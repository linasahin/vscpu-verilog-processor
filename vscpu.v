==> flow/design.v <==
module VSCPU (clk, rst, data_fromRAM, wrEn, addr_toRAM, data_toRAM);
input clk, rst;
input [31:0] data_fromRAM;
output reg wrEn;
output reg [13:0] addr_toRAM;
output reg [31:0] data_toRAM;
reg [2:0] st, stN;
reg [13:0] PC, PCN;
reg [31:0] IW, IWN;
reg [31:0] R1, R1N;
parameter OP_ADD_SUB = 3'b000;  
parameter OP_NAND    = 3'b001;
parameter OP_SRL     = 3'b010;
parameter OP_LT      = 3'b011;
parameter OP_CP      = 3'b100;
parameter OP_MUL     = 3'b101;
parameter OP_BZJ     = 3'b110;
parameter OP_CPI     = 3'b111;
always @(posedge clk) begin
    st <= stN;
    PC <= PCN;
    IW <= IWN;
    R1 <= R1N;
end
always @ * begin
    stN = st;
    PCN = PC;
    IWN = IW;
    R1N = R1;
    wrEn = 1'b0;
    addr_toRAM = 14'h0;
    data_toRAM = 32'h0;
    if (rst) begin
        stN = 3'd0;
        PCN = 14'd0;
    end
    else begin
        case (st)
            3'd0: begin
                addr_toRAM = PC;
                stN = 3'd1;
            end
            3'd1: begin
                IWN = data_fromRAM;  
                case (data_fromRAM[31:29])
                    OP_ADD_SUB, OP_NAND, OP_SRL, OP_LT, OP_MUL, OP_CP, OP_CPI: begin
                        if (data_fromRAM[28] == 1'b0) begin
                            addr_toRAM = data_fromRAM[13:0];  
                            stN = 3'd2;
                        end
                        else begin
                            if (data_fromRAM[31:29] == OP_CP) begin
                                stN = 3'd2;
                            end else begin
                                addr_toRAM = data_fromRAM[27:14];  
                                stN = 3'd2;
                            end
                        end
                    end
                    OP_BZJ: begin
                         addr_toRAM = data_fromRAM[13:0];  
                         stN = 3'd2;
                    end
                endcase
            end
            3'd2: begin
                case (IW[31:29])
                    OP_ADD_SUB: begin
                        if (IW[13] == 1'b1) begin 
                            if (IW[28] == 1'b0) begin  
                                R1N = data_fromRAM;  
                                addr_toRAM = IW[27:14];  
                                stN = 3'd3;
                            end else begin  
                                wrEn = 1;
                                addr_toRAM = IW[27:14];
                                data_toRAM = data_fromRAM - (~IW[13:0]);
                                PCN = PC + 1;
                                stN = 3'd0;
                            end
                        end 
                        else begin 
                            if (IW[28] == 1'b0) begin  
                                R1N = data_fromRAM;  
                                addr_toRAM = IW[27:14];  
                                stN = 3'd3;
                            end else begin  
                                wrEn = 1;
                                addr_toRAM = IW[27:14];
                                data_toRAM = data_fromRAM + IW[13:0]; 
                                PCN = PC + 1;
                                stN = 3'd0;
                            end
                        end
                    end
                    OP_NAND: begin
                         if (IW[28] == 0) begin  
                             R1N = data_fromRAM;
                             addr_toRAM = IW[27:14];
                             stN = 3'd3;
                         end else begin  
                             wrEn = 1;
                             addr_toRAM = IW[27:14];
                             data_toRAM = ~(data_fromRAM & {18'b0, IW[13:0]});
                             PCN = PC + 1;
                             stN = 3'd0;
                         end
                    end
                    OP_SRL: begin
                         if (IW[28] == 0) begin  
                             R1N = data_fromRAM;
                             addr_toRAM = IW[27:14];
                             stN = 3'd3;
                         end else begin  
                             wrEn = 1;
                             addr_toRAM = IW[27:14];
                             data_toRAM = data_fromRAM >> IW[13:0];
                             PCN = PC + 1;
                             stN = 3'd0;
                         end
                    end
                    OP_LT: begin
                         if (IW[28] == 0) begin  
                             R1N = data_fromRAM;
                             addr_toRAM = IW[27:14];
                             stN = 3'd3;
                         end else begin  
                             wrEn = 1;
                             addr_toRAM = IW[27:14];
                             data_toRAM = (data_fromRAM < IW[13:0]) ? 1 : 0;
                             PCN = PC + 1;
                             stN = 3'd0;
                         end
                    end
                    OP_MUL: begin
                         if (IW[28] == 0) begin  
                             R1N = data_fromRAM;
                             addr_toRAM = IW[27:14];
                             stN = 3'd3;
                         end else begin  
                             wrEn = 1;
                             addr_toRAM = IW[27:14];
                             data_toRAM = data_fromRAM * IW[13:0];
                             PCN = PC + 1;
                             stN = 3'd0;
                         end
                    end
                    OP_CP: begin
                         if (IW[28] == 0) begin  
                             wrEn = 1;
                             addr_toRAM = IW[27:14];
                             data_toRAM = data_fromRAM; 
                             PCN = PC + 1;
                             stN = 3'd0;
                         end else begin  
                             wrEn = 1;
                             addr_toRAM = IW[27:14];
                             data_toRAM = IW[13:0];
                             PCN = PC + 1;
                             stN = 3'd0;
                         end
                    end
                    OP_CPI: begin
                         if (IW[28] == 0) begin  
                             R1N = data_fromRAM;  
                             addr_toRAM = IW[27:14];  
                             stN = 3'd3;
                         end else begin  
                             wrEn = 1;
                             addr_toRAM = data_fromRAM[13:0];  
                             data_toRAM = IW[13:0];
                             PCN = PC + 1;
                             stN = 3'd0;
                         end
                    end
                    OP_BZJ: begin
                        if (data_fromRAM == 0) begin
                            if (IW[28] == 0) PCN = IW[27:14];  
                            else PCN = PC + IW[13:0];        
                        end else begin
                            PCN = PC + 1;
                        end
                        stN = 3'd0;
                    end
                endcase
            end
            3'd3: begin
                wrEn = 1;
                if (IW[31:29] == OP_CPI) begin
                     addr_toRAM = data_fromRAM[13:0];
                     data_toRAM = R1;  
                end
                else begin
                     addr_toRAM = IW[27:14];  
                     case (IW[31:29])
                         OP_ADD_SUB: begin
                             if (IW[13]) data_toRAM = data_fromRAM - (~R1);  
                             else        data_toRAM = data_fromRAM + R1;  
                         end
                         OP_NAND: data_toRAM = ~(data_fromRAM & R1);
                         OP_SRL:  data_toRAM = data_fromRAM >> R1;
                         OP_LT:   data_toRAM = (data_fromRAM < R1) ? 1 : 0;
                         OP_MUL:  data_toRAM = data_fromRAM * R1;
                     endcase
                end
                PCN = PC + 1;
                stN = 3'd0;
            end
        endcase
    end
end
endmodule
Step by step through the tools: VSCPU. The steps from the RTL of VSCPU to its reports follow in flow order. Lines are those of the file above, counted from 1. Not given: -

Top: VSCPU. Clock input: clk. Standard-cell library: sky130hd. Timing corner: tt_025C_1v80.

After elaboration. Yosys after proc, flatten, opt, wreduce and memory -nomap, before mapping. Memory bits, and registers merged into a memory's read port (data or address), are not among the register bits. Print and check cells are not counted. Equal cells are merged and count once.

For bits in registers the number is 81. The figure for input port bits is 34. The entry for output and inout port bits reads 47. Cells after elaboration: 97.

Under $add $sub $neg stands 6. Under multiply operators stands 2. Under order comparisons stands 2. The entry for eq/ne operators reads 19. The entry for shift-type cells reads 2. The figure for multiplexer cells is 40. The figure for bitwise operators is 8. The entry for reduce/logical cells reads 14.

Operators by type and width (number): multiplier 32 x 32 -> 32 bit (1); multiplier 32 x 14 -> 32 bit (1); 2-to-1 mux 32 bit (12); case mux 32 bit (select 8 bit) (1); case mux 32 bit (select 5 bit) (1); 2-to-1 mux 14 bit (9); inverter 32 bit (3); case mux 14 bit (select 3 bit) (2); subtractor 32 bit (2); case mux 32 bit (select 2 bit) (1); case mux 14 bit (select 4 bit) (1); case mux 14 bit (select 2 bit) (2); inverter 14 -> 32 bit (1); adder 32 x 14 -> 32 bit (1); less-than comparator 32 x 14 -> 1 bit (1); AND 32 x 14 -> 32 bit (1); right shift 32 x 14 -> 32 bit (1); adder 32 bit (1); less-than comparator 32 bit (1); AND 32 bit (1); right shift 32 x 32 -> 32 bit (1); zero test 32 bit (1); == test 3 bit with constant B (8); == test 3 x 2 -> 1 bit with constant B (6); adder 14 x 1 -> 14 bit with constant B (1); adder 14 bit (1); OR reduction 6 bit (2); case mux 3 bit (select 4 bit) (1).

Other operator kinds: 18; their cells: 28.

Depth. Depth = most cells in a row (Yosys ltp): at word level without a register or memory, in the mapped netlist without a sequential cell, where the memories' decode and read muxes count.

The figure for depth in word-level cells is 7. Under ABC_AREA stands 0. Mapped depth: 30. Under depth with buffers taken out stands 26.

Netlist. The flow's flattened synthesis, as Yosys stat reports it; memories are mapped. The netlist is that of the ABC_AREA named above (0 if unset); the other value can give another one.

Cells by type: sky130_fd_sc_hd__fa_1 (number 684, total area 1.37E+04 um^2); sky130_fd_sc_hd__ha_1 (number 319, total area 3.99E+03 um^2); sky130_fd_sc_hd__inv_1 (number 724, total area 2.72E+03 um^2); sky130_fd_sc_hd__and2_1 (number 389, total area 2.43E+03 um^2); sky130_fd_sc_hd__nand2_1 (number 635, total area 2.38E+03 um^2); sky130_fd_sc_hd__edfxtp_1 (number 64, total area 1.92E+03 um^2); sky130_fd_sc_hd__xnor2_1 (number 172, total area 1.51E+03 um^2); sky130_fd_sc_hd__a21oi_1 (number 271, total area 1.36E+03 um^2); sky130_fd_sc_hd__clkbuf_1 (number 287, total area 1.08E+03 um^2); sky130_fd_sc_hd__nor2_1 (number 242, total area 908.371 um^2); sky130_fd_sc_hd__o21ai_0 (number 175, total area 875.84 um^2); sky130_fd_sc_hd__mux4_2 (number 36, total area 810.778 um^2); sky130_fd_sc_hd__mux2i_1 (number 44, total area 440.422 um^2); sky130_fd_sc_hd__xor2_1 (number 50, total area 437.92 um^2); sky130_fd_sc_hd__dfxtp_1 (number 18, total area 360.346 um^2); sky130_fd_sc_hd__a211oi_1 (number 46, total area 345.331 um^2); sky130_fd_sc_hd__a21o_1 (number 46, total area 345.331 um^2); sky130_fd_sc_hd__nor3_1 (number 67, total area 335.322 um^2).

Not listed: further types 67, cells in them 632.

For standard cells after synthesis the number is 4901. Under synthesis area stands 40363.7 um^2. Under sequential part of the area stands 2282.2 um^2. For flip-flops the number is 82. The figure for buffers is 336.

Timing after synthesis. OpenSTA on the mapped netlist: ideal clock, no wires. The path of least setup slack (recovery checks aside). Input and output delay are each 20% of the period. Register names are those of the netlist, which keeps one name where synthesis merged equal registers.

Kind: input port to output port. Start: in data_fromRAM[14]. End: out data_toRAM[31]. Period: 16200 ps. The figure for input delay is 3240 ps. The entry for external output delay reads 3240 ps. The figure for time at the first pin is 3240 ps. The entry for data arrival time reads 10325 ps. Under data required time stands 12960 ps. The entry for path slack reads 2635 ps. Delay of the path: 7085 ps. Under driving pins on the path stands 25. The figure for path buffers is 4. The entry for synthesis period reached reads 13565 ps.

"delay of the path" = arrival - input delay + setup time. A path that ends at an output port has no setup time. "driving pins on the path" counts driving pins, that of a launching flip-flop among them; a cell with two outputs on the path counts twice. "synthesis period reached" is the clock period less the worst setup slack; recovery checks do not enter. This is arithmetic on one report: input and output delays are still those of the set period (20% each).

Cell sequence: sky130_fd_sc_hd__clkbuf_1 sky130_fd_sc_hd__clkbuf_1 sky130_fd_sc_hd__clkbuf_1 sky130_fd_sc_hd__and2_1 sky130_fd_sc_hd__fa_1 sky130_fd_sc_hd__fa_1 sky130_fd_sc_hd__fa_1 sky130_fd_sc_hd__inv_1 sky130_fd_sc_hd__fa_1 sky130_fd_sc_hd__inv_1 sky130_fd_sc_hd__fa_1 sky130_fd_sc_hd__fa_1 sky130_fd_sc_hd__fa_1 sky130_fd_sc_hd__fa_1 sky130_fd_sc_hd__ha_1 sky130_fd_sc_hd__clkbuf_1 sky130_fd_sc_hd__a21oi_1 sky130_fd_sc_hd__o22ai_1 sky130_fd_sc_hd__a211o_1 sky130_fd_sc_hd__a221o_1 sky130_fd_sc_hd__a211oi_2 sky130_fd_sc_hd__o21bai_1 sky130_fd_sc_hd__a21oi_1 sky130_fd_sc_hd__xnor2_1 sky130_fd_sc_hd__o31ai_1.

RTL lines, path post-synthesis: start, declared (line 3) `input [31:0] data_fromRAM;`; end, declared (line 6) `output reg [31:0] data_toRAM;`.

No chain of elaborated cells between the ends is given.

Worst path after layout. Path of least setup slack in the final report of flow run B (OpenROAD, finished layout, wires in). Where an end is a register, its clock arrival counts in the times. The report prints the path's times to 10 ps; the period is as set.

Kind: input port to output port. Start: in data_fromRAM[11]. End: out data_toRAM[31]. Period: 10700 ps. The figure for input delay is 2140 ps. The entry for external output delay reads 2140 ps. The figure for time at the first pin is 2140 ps. The entry for data arrival time reads 9060 ps. Under data required time stands 8560 ps. The entry for path slack reads -500 ps. Under driving pins on the path stands 26. The figure for path buffers is 3.

Cell sequence: sky130_fd_sc_hd__buf_6 sky130_fd_sc_hd__and2_4 sky130_fd_sc_hd__fa_1 sky130_fd_sc_hd__fa_1 sky130_fd_sc_hd__fa_1 sky130_fd_sc_hd__inv_2 sky130_fd_sc_hd__fa_1 sky130_fd_sc_hd__inv_1 sky130_fd_sc_hd__fa_1 sky130_fd_sc_hd__inv_1 sky130_fd_sc_hd__fa_1 sky130_fd_sc_hd__inv_2 sky130_fd_sc_hd__fa_2 sky130_fd_sc_hd__fa_1 sky130_fd_sc_hd__ha_4 sky130_fd_sc_hd__a21oi_2 sky130_fd_sc_hd__o22ai_2 sky130_fd_sc_hd__a211o_1 sky130_fd_sc_hd__a221o_1 sky130_fd_sc_hd__a211oi_2 sky130_fd_sc_hd__o21bai_1 sky130_fd_sc_hd__a21oi_1 sky130_fd_sc_hd__xnor2_1 sky130_fd_sc_hd__o31ai_2 sky130_fd_sc_hd__buf_4 sky130_fd_sc_hd__buf_6.

RTL lines, path after layout: start, declared (line 3) `input [31:0] data_fromRAM;`; end, declared (line 6) `output reg [31:0] data_toRAM;`.

No chain of elaborated cells between the ends is given.

Top module VSCPU; platform sky130hd; tools Yosys and OpenROAD; 2 stored runs in no particular order. Input and output delays are each 20% of the period that was set; the output load is 0.01 pF. "achieved period" = clock period - worst setup slack. The figure is calculated, with input and output delays left at 20% of the set period. "worst setup path time" means the part of the period allowed to the worst setup path (the constraints hold back 20% at inputs and 20% at outputs) less its slack; where the path has registers, the arrival times of their clocks count too. "worst setup path time" is given in steps of 10 ps.

Flow run A has these settings: period_ns 9.16; CORE_UTILIZATION 59; SETUP_SLACK_MARGIN -0.06; CORE_ASPECT_RATIO 1.72; CORE_MARGIN 4; CELL_PAD_IN_SITES_GLOBAL_PLACEMENT 0; TNS_END_PERCENT 5; CTS_CLUSTER_DIAMETER 66; MAX_ROUTING_LAYER met5; CAP_MARGIN 20; SLEW_MARGIN 20. Outcome: incomplete, routing halted on GRT-0232.

Flow run B has these settings: period_ns 10.7; CAP_MARGIN 20; CORE_MARGIN 2; CORE_UTILIZATION 40; SLEW_MARGIN 20. The worst setup path time is 6,920 ps. Critical path kind: input port to output port. For the setup slack of the critical path the run shows -497 ps. For the standard-cell area after layout the run shows 47,944.7 um^2. The die size comes to 103,465.0 um^2. The achieved period reads 11,197 ps. The post-route setup TNS reads -4,445 ps. The measured chip area in the Yosys report is 40,363.7 um^2.
